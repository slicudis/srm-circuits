==> flow/design.v <==
module video(
    input [29:0] address,
    input [31:0] data_in,
    input clk, we,
    output to_vram,
    output [7:0] vram_addr
);
    reg [15:0] buffer [15:0];
    reg [15:0] vmem [15:0];
    reg [7:0] pointer = 0;
    int i;
    always_ff @(posedge clk) begin
        if(we) begin
            if((address[3])) begin
                for(i = 0; i <= 32; i = i + 1) vmem[i] <= buffer[i];
            end else begin buffer[{address[2:0], 1'b0}] <= data_in[31:16]; buffer[{address[2:0], 1'b1}] <= data_in[15:0]; end
        end
    end
    always_ff @(posedge clk) begin
        pointer <= pointer + 1;
    end
    assign vram_addr = pointer;
    assign to_vram = vmem[pointer[7:4]][15-pointer[3:0]];
endmodule : video
# From RTL to reports: video
# What the tools print for video, step after step.
# Line numbers count from 1 in the design file above.
# Library cell names are shortened.
# The mark n/a stands for no value.
[inputs]
top_module = "video"
clock_port = "clk"
library = "sky130hd"
lib_corner = "tt_025C_1v80"

# Word-level counts
# Counts by Yosys on the flattened word-level netlist (proc, flatten, opt, wreduce). Print and check cells are left out. Cells with the same type and inputs are merged into one.
# Yosys's memory passes give these memory sizes; they may raise the number of words (mostly to a power of two), join words into wider ones and drop unused or constant bits.
[word_totals]
ff_bits = 8
mem_bits_rw = 256
mem_count = 1
in_bits = 64
output_inout_bits = 9
wordCells = 29
[mem_list]
columns = ["name", "size", "word_bits", "line_no", "rtl"]
rows = [
  ["buffer", 8, 32, 8, "reg [15:0] buffer [15:0];"],
]
[classes]
n_addsub = 2
eq_ne = 15
shift = 1
n_mux = 7
n_reduce_logical = 2
[ops]
columns = ["operator", "count"]
rows = [
  ["parallel mux 16 bit (select 16 bit)", 1],
  ["2-to-1 mux 16 bit", 4],
  ["equality test 4 bit (second input constant)", 8],
  ["variable part select 16 x 5 -> 1 bit", 1],
  ["equality test 4 x 3 -> 1 bit (second input constant)", 4],
  ["equality test 4 x 2 -> 1 bit (second input constant)", 2],
  ["adder 8 x 1 -> 8 bit (second input constant)", 1],
  ["subtractor 4 x 4 -> 5 bit (first input constant)", 1],
  ["equality test 4 x 1 -> 1 bit (second input constant)", 1],
  ["zero test 4 bit", 1],
  ["AND reduction 2 bit", 1],
  ["2-to-1 mux 1 bit", 2],
]

# Depth
# Yosys ltp: most cells in a row. Word level: on the elaborated netlist, between registers, memories and ports. Mapped: between sequential cells and ports; inverters and the memories' decode and read muxes count.
[logic_depth]
word_depth = 3
abc_area = 0
depth_mapped = 10
depth_no_buf = 7

# After synthesis
# Yosys stat after the flow's synthesis: flattened, memories mapped to cells. It holds for the ABC_AREA given above (unset counts as 0); a run with the other value may have another netlist.
[by_type]
columns = ["cell_type", "count", "type_area_um2"]
rows = [
  ["edfxtp_1", 512, 1.54E+04],
  ["mux2i_1", 30, 300.288],
  ["a22o_1", 20, 175.168],
  ["dfxtp_1", 8, 160.154],
  ["o21ai_0", 32, 160.154],
  ["a32oi_1", 17, 148.893],
  ["a22oi_1", 15, 112.608],
  ["mux2_2", 10, 112.608],
  ["nor2b_1", 17, 106.352],
  ["buf_2", 20, 100.096],
  ["nor2_1", 26, 97.594],
  ["a21oi_1", 18, 90.086],
  ["nand3_1", 16, 80.077],
  ["nand2_1", 21, 78.826],
  ["nor3_1", 13, 65.062],
  ["buf_6", 5, 56.304],
  ["a311oi_1", 6, 52.55],
  ["buf_4", 7, 52.55],
]
# Other cell types: 48; their cells: 126.
[mapped]
stdcells = 919
area_um2 = 18308.8
ffs = 520
buf_cells = 43

# Path before layout
# Source: OpenSTA report_checks on the synthesized netlist (no wires, ideal clock, input and output delay 20% of the period each), path of least setup slack; recovery checks are left aside. Register names are those of the netlist, which keeps one name where synthesis merged equal registers.
[synth_timing]
path_kind = "input -> register"
startpoint = "input port we"
endpoint = "register vmem[0][0]"
tclk_ns = 8.67
setup_ns = 0.648
t_first_pin_ns = 1.734
t_arrival_ns = 7.520
t_required_ns = 8.022
setup_slack_ns = 0.502
path_delay_ns = 6.434
path_stages = 1
synth_period_reached_ns = 8.168
# "path_delay_ns" = arrival - input delay + setup time.
# "path_stages": output pins that drive a net of the path, with the launching flip-flop's if there is one; two outputs of one cell count as two.
# "synth_period_reached_ns" is the clock period less the worst setup slack; recovery checks do not enter. This is arithmetic on one report: input and output delays are still those of the set period (20% each).
# Between the ends stands the longest chain of elaborated cells between them, by number of cells; it is not shown to be the way that was timed. Of several equally long chains one is given.
# Each line given opens the expression or statement behind the cell; cells for indexed reads and writes are added by Yosys, which also makes memories of some case tables.
[synth_between]
cell_sequence = "and2_1"
elab_chain_len = 1
cells_between = 1
lines_between = 0
classes_between = "1 x reduce/logical"
[synth_lines]
columns = ["element", "line_no", "rtl"]
rows = [
  ["start, declared", 4, "input clk, we,"],
  ["AND reduction 2 bit", "n/a", ""],
  ["end, declared", 9, "reg [15:0] vmem [15:0];"],
]

# Timing after layout
# From the final timing report of run 1: the path of least setup slack in the routed layout; clock arrival at registers is part of the times.
[layout_timing]
path_kind = "register -> output"
startpoint = "register pointer[4]"
endpoint = "output port to_vram"
tclk_ns = 12.0
out_delay_ns = 2.40
t_first_pin_ns = 0.56
t_arrival_ns = 4.91
t_required_ns = 9.60
setup_slack_ns = 4.69
path_stages = 10
# Between the ends stands the longest chain of elaborated cells between them, by number of cells; it is not shown to be the way that was timed. Of several equally long chains one is given.
[layout_between]
cell_sequence = "dfxtp_2 > buf_4 > nor2b_2 > a22o_1 > a21oi_1 > o21ai_0 > o21ai_0 > a311oi_1 > o32a_1 > clkdlybuf4s50_1"
elab_chain_len = 3
cells_between = 18
lines_between = 1
classes_between = "15 x eq/ne; 1 x shift; 1 x mux; 1 x reduce/logical"
[layout_lines]
columns = ["element", "line_no", "rtl"]
rows = [
  ["start, declared", 10, "reg [7:0] pointer = 0;"],
  ["start, assigned", 20, "pointer <= pointer + 1;"],
  ["equality test 4 bit", 23, "assign to_vram = vmem[pointer[7:4]][15-pointer[3:0]];"],
  ["parallel mux 16 bit (select 16 bit)", 23, ""],
  ["variable part select 16 x 5 -> 1 bit", 23, ""],
  ["end, declared", 5, "output to_vram,"],
]

# 2 stored runs of video in the flow (synthesis by Yosys, layout by OpenROAD, sky130hd cells), in arbitrary order. Constraints: input delay and output delay 20% of the set period each, output load 0.01 pF.
# "period_less_ws_ns": clock period set for the run, less the worst setup slack. It is reckoned from that one timing run; input and output delays stay at 20% of the period that was set.
# By "worstPathTime_ns" is meant the share of the clock period that the worst setup path is allowed (20% is reserved at inputs, 20% at outputs), minus its slack. Clock arrival times at its registers enter into it.
# "final_power_w": no workload was simulated; the value follows from the tool's default switching activity.

[[run]]
name = "run 1"
[run.settings]
period_ns = 12.0
CORE_UTILIZATION = 59
PLACE_DENSITY = 0.61
CAP_MARGIN = 10
SLEW_MARGIN = 10
MIN_ROUTING_LAYER = "met2"
CORE_MARGIN = 2
[run.results]
worstPathTime_ns = 4.91
critical_path_kind = "register -> output"
period_less_ws_ns = 7.306
final_power_w = 0.003765
finish.utilization_pct = 68.7
dieArea_um2 = 32457.6
setup_worst_slack_ns = 4.694
timing.hold.ws_ns = 0.412
setupTns_ns = 0.000
synthesis_area_um2 = 18308.8
final_stdcell_area_um2 = 21023.9

[[run]]
name = "run 2"
[run.settings]
period_ns = 10.4
CORE_UTILIZATION = 67
PLACE_DENSITY_LB_ADDON = 0.13
CORE_ASPECT_RATIO = 0.93
CORE_MARGIN = 3
CELL_PAD_IN_SITES_GLOBAL_PLACEMENT = 3
CTS_CLUSTER_SIZE = 81
CAP_MARGIN = 20
SLEW_MARGIN = 20
[run.results]
outcome = "no final report: placement broke off with FLW-0024"
