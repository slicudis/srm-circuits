==> flow/design.v <==
module matrix_video(
    input [29:0] address,
    input [31:0] data_in,
    input clk, we,
    output [15:0] to_matrix,
    output [3:0] matrix_col_sel
);
    reg [15:0] buffer [15:0];
    reg [15:0] vmem [15:0];
    reg [3:0] cpointer = 0;
    int i;
    always_ff @(posedge clk) begin
        if(we) begin
            if((address[3])) begin
                for(i = 0; i <= 32; i = i + 1) vmem[i] <= buffer[i];
            end else begin buffer[{address[2:0], 1'b0}] <= data_in[31:16]; buffer[{address[2:0], 1'b1}] <= data_in[15:0]; end
        end
    end
    always_ff @(posedge clk) begin
        cpointer <= cpointer + 1;
    end
    assign matrix_col_sel = cpointer;
    assign to_matrix = {
        vmem[15][15-cpointer],
        vmem[14][15-cpointer],
        vmem[13][15-cpointer],
        vmem[12][15-cpointer],
        vmem[11][15-cpointer],
        vmem[10][15-cpointer],
        vmem[9][15-cpointer],
        vmem[8][15-cpointer],
        vmem[7][15-cpointer],
        vmem[6][15-cpointer],
        vmem[5][15-cpointer],
        vmem[4][15-cpointer],
        vmem[3][15-cpointer],
        vmem[2][15-cpointer],
        vmem[1][15-cpointer],
        vmem[0][15-cpointer]
    };
endmodule : matrix_video
From RTL to reports: matrix_video
Tool output for the design above, in the order of the flow.
Line numbers count from 1 in the design file above.
Cell names lack the library's common part.
Not given: n/a
Design
  design top: matrix_video
  clock input: clk
  cell library: sky130hd
  corner: tt_025C_1v80

Word level
Source: Yosys, flattened and elaborated. Widths are those after wreduce. Registers that Yosys merges into a memory's read port (data or address) are not register bits. Print and check cells do not count. Equal cells are merged and count once.
Yosys's memory passes give these memory sizes; they may raise the number of words (mostly to a power of two), join words into wider ones and drop unused or constant bits.
Operators by class
  add/sub/neg operators: 2
  multiply operators: 0
  div/mod/pow operators: 0
  magnitude comparators: 0
  equal/unequal tests: 0
  shifts and indexed selects: 16
  mux-type cells: 6
  bitwise operators: 0
  reduce/logical cells: 1
Operator list (number)
  16-bit by 5-bit variable part select with 1-bit output: 16
  16-bit 2-to-1 mux: 4
  4-bit by 4-bit subtractor with 5-bit output with constant A: 1
  4-bit by 1-bit adder with 4-bit output with constant B: 1
  2-bit AND reduction: 1
  1-bit 2-to-1 mux: 2
Storage and ports
  flip-flop bits (word level): 4
  latch bits: 0
  RAM bits: 256
  ROM bits: 0
  memories: 1
  output and inout port bits: 20
Memories
  buffer: words 8, bits a word 32, line 8  | reg [15:0] buffer [15:0];

Logic depth
Depth = most cells in a row (Yosys ltp): at word level without a register or memory, in the mapped netlist without a sequential cell, where the memories' decode and read muxes count.
Depth
  word-level depth: 2
  ABC_AREA: 0
  depth in mapped cells: 5
  mapped depth without buffers: 3

After synthesis
The flow's flattened synthesis, as Yosys stat reports it; memories are mapped. The netlist is that of the ABC_AREA named above (0 if unset); the other value can give another one.
Cell types
  edfxtp_1: number 512, total area 1.54E+04 µm²
  mux4_2: number 54, total area 1.22E+03 µm²
  mux4_1: number 10, total area 262.752 µm²
  a22oi_1: number 32, total area 240.23 µm²
  dfxtp_1: number 4, total area 80.077 µm²
  nand2_1: number 17, total area 63.811 µm²
  buf_12: number 2, total area 40.038 µm²
  buf_2: number 7, total area 35.034 µm²
  clkbuf_1: number 8, total area 30.029 µm²
  nor2_1: number 7, total area 26.275 µm²
  buf_6: number 2, total area 22.522 µm²
  buf_8: number 1, total area 15.014 µm²
  and2_1: number 2, total area 12.512 µm²
  ha_1: number 1, total area 12.512 µm²
  nand2b_1: number 2, total area 12.512 µm²
  nor2b_1: number 2, total area 12.512 µm²
  nor3_1: number 2, total area 10.01 µm²
  or3b_2: number 1, total area 8.758 µm²
Not listed: further types 6, cells in them 6.
Mapped netlist
  mapped cells: 672
  mapped area: 17513.0 µm²
  sequential area: 15454.8 µm²
  flip-flop cells: 516

Path before layout
OpenSTA on the mapped netlist: ideal clock, no wires. The path of least setup slack (recovery checks aside). Input and output delay are each 20% of the period. Register names are those of the netlist, which keeps one name where synthesis merged equal registers.
Timing path after synthesis
  path kind: in2reg
  from: input port we
  to: register vmem[0][0]
  period: 12.0 ns
  external input delay: 2.400 ns
  library setup time: 0.648 ns
  launch time at the first pin: 2.400 ns
  arrival time: 8.186 ns
  path slack: 3.166 ns
  path delay: 6.434 ns
  stages on the path: 1
  buffers on the path: 0
  synthesis period reached: 8.834 ns
"path delay" = arrival - input delay + setup time.
"stages on the path": output pins that drive a net of the path, with the launching flip-flop's if there is one; two outputs of one cell count as two.
"synthesis period reached" = period - worst setup slack (recovery checks aside). The figure is calculated, with input and output delays left at 20% of the set period.
The rows between start and end are the longest chain of elaborated cells between them; the timing report does not say that the signal goes this way. Where chains are equally long, one stands for them.
A line is the first line of the expression or statement that the cell stems from. Yosys adds cells for indexed reads and writes and turns some case tables into memories.
Between the ends, after synthesis
  cell sequence: and2_1
  cells in the longest elaborated chain: 1
  elaborated cells on any way between the ends: 1
  RTL lines with such cells: 0
  classes of those cells: reduce/logical (1)
Ends and longest elaborated chain, after synthesis
  start, declared: line 4  | input clk, we,
  2-bit AND reduction
  end, declared: line 9  | reg [15:0] vmem [15:0];

Timing after layout
From the final timing report of flow run 1: the path of least setup slack in the routed layout; clock arrival at registers is part of the times.
Timing path post-layout
  path kind: reg2out
  from: register cpointer[0]
  to: output port to_matrix[13]
  period: 5.43 ns
  external output delay: 1.09 ns
  launch time at the first pin: 0.53 ns
  arrival time: 3.15 ns
  path slack: 1.20 ns
  stages on the path: 6
  buffers on the path: 2
The rows between start and end are the longest chain of elaborated cells between them; the timing report does not say that the signal goes this way. Where chains are equally long, one stands for them.
Between the ends, post-layout
  cell sequence: dfxtp_4 -> buf_4 -> mux4_2 -> a22oi_1 -> nand2_1 -> clkdlybuf4s50_1
  cells in the longest elaborated chain: 2
  elaborated cells on any way between the ends: 2
  classes of those cells: add/sub (1); shift (1)
Ends and longest elaborated chain, post-layout
  start, declared: line 10  | reg [3:0] cpointer = 0;
  start, assigned: line 20  | cpointer <= cpointer + 1;
  4-bit by 4-bit subtractor with 5-bit output: line 26  | vmem[13][15-cpointer],
  16-bit by 5-bit variable part select with 1-bit output: line 26
  end, declared: line 5  | output [15:0] to_matrix,

==> runs of matrix_video <==
Measured data: module matrix_video, platform sky130hd, 2 stored runs of the flow under differing settings, order arbitrary. Input and output delays are each 20% of the period that was set; the output load is 0.01 pF.

Flow files of flow run 1
==> flow/run.sh <==
#!/bin/bash
# the make line also repeats the synthesis and layout settings of config.mk as NAME=value (left out here)
make -C /OpenROAD-flow-scripts/flow DESIGN_CONFIG=/design/flow/config.mk WORK_HOME=/design/flow/orfs CLKGATE_MAP_FILE= finish
==> flow/config.mk <==
export PLATFORM = sky130hd
export DESIGN_NAME = matrix_video
export DESIGN_NICKNAME = matrix_video
export VERILOG_FILES = /design/flow/design.v
export SDC_FILE = /design/flow/constraint.sdc
export NUM_CORES = 4
export LEC_CHECK = 0
export CAP_MARGIN = 20
export CORE_MARGIN = 2
export CORE_UTILIZATION = 40
export SLEW_MARGIN = 20
==> flow/constraint.sdc <==
create_clock -name core_clock -period 5.43 [get_ports {clk}]
set_input_delay 1.0860 -clock core_clock [delete_from_list [all_inputs] [get_ports {clk}]]
set_output_delay 1.0860 -clock core_clock [all_outputs]
set_load 0.01 [all_outputs]

report of flow run 1
yosys chip area after synthesis (um^2): 17513.0
finish__design__die__area: 45471.3
finish__design__instance__area__stdcell: 20350.8
finish__timing__setup__ws: 1.196
finish__timing__hold__ws: 0.412

Flow files of flow run 2
==> flow/run.sh <==
#!/bin/bash
# the make line also repeats the synthesis and layout settings of config.mk as NAME=value (left out here)
make -C /OpenROAD-flow-scripts/flow DESIGN_CONFIG=/design/flow/config.mk WORK_HOME=/design/flow/orfs CLKGATE_MAP_FILE= finish
==> flow/config.mk <==
export PLATFORM = sky130hd
export DESIGN_NAME = matrix_video
export DESIGN_NICKNAME = matrix_video
export VERILOG_FILES = /design/flow/design.v
export SDC_FILE = /design/flow/constraint.sdc
export NUM_CORES = 4
export LEC_CHECK = 0
export CAP_MARGIN = 20
export CELL_PAD_IN_SITES_GLOBAL_PLACEMENT = 2
export CORE_MARGIN = 2
export CORE_UTILIZATION = 69
export GPL_ROUTABILITY_DRIVEN = 0
export MAX_ROUTING_LAYER = met5
export PLACE_DENSITY_LB_ADDON = 0.08
export SETUP_SLACK_MARGIN = -0.31
export SLEW_MARGIN = 30
==> flow/constraint.sdc <==
create_clock -name core_clock -period 7.97 [get_ports {clk}]
set_input_delay 1.5940 -clock core_clock [delete_from_list [all_inputs] [get_ports {clk}]]
set_output_delay 1.5940 -clock core_clock [all_outputs]
set_load 0.01 [all_outputs]

report of flow run 2
yosys chip area after synthesis (um^2): 17513.0
finish__design__die__area: 26671.8
finish__design__instance__area__stdcell: 20138.1
finish__timing__setup__ws: 2.574
finish__timing__hold__ws: 0.408
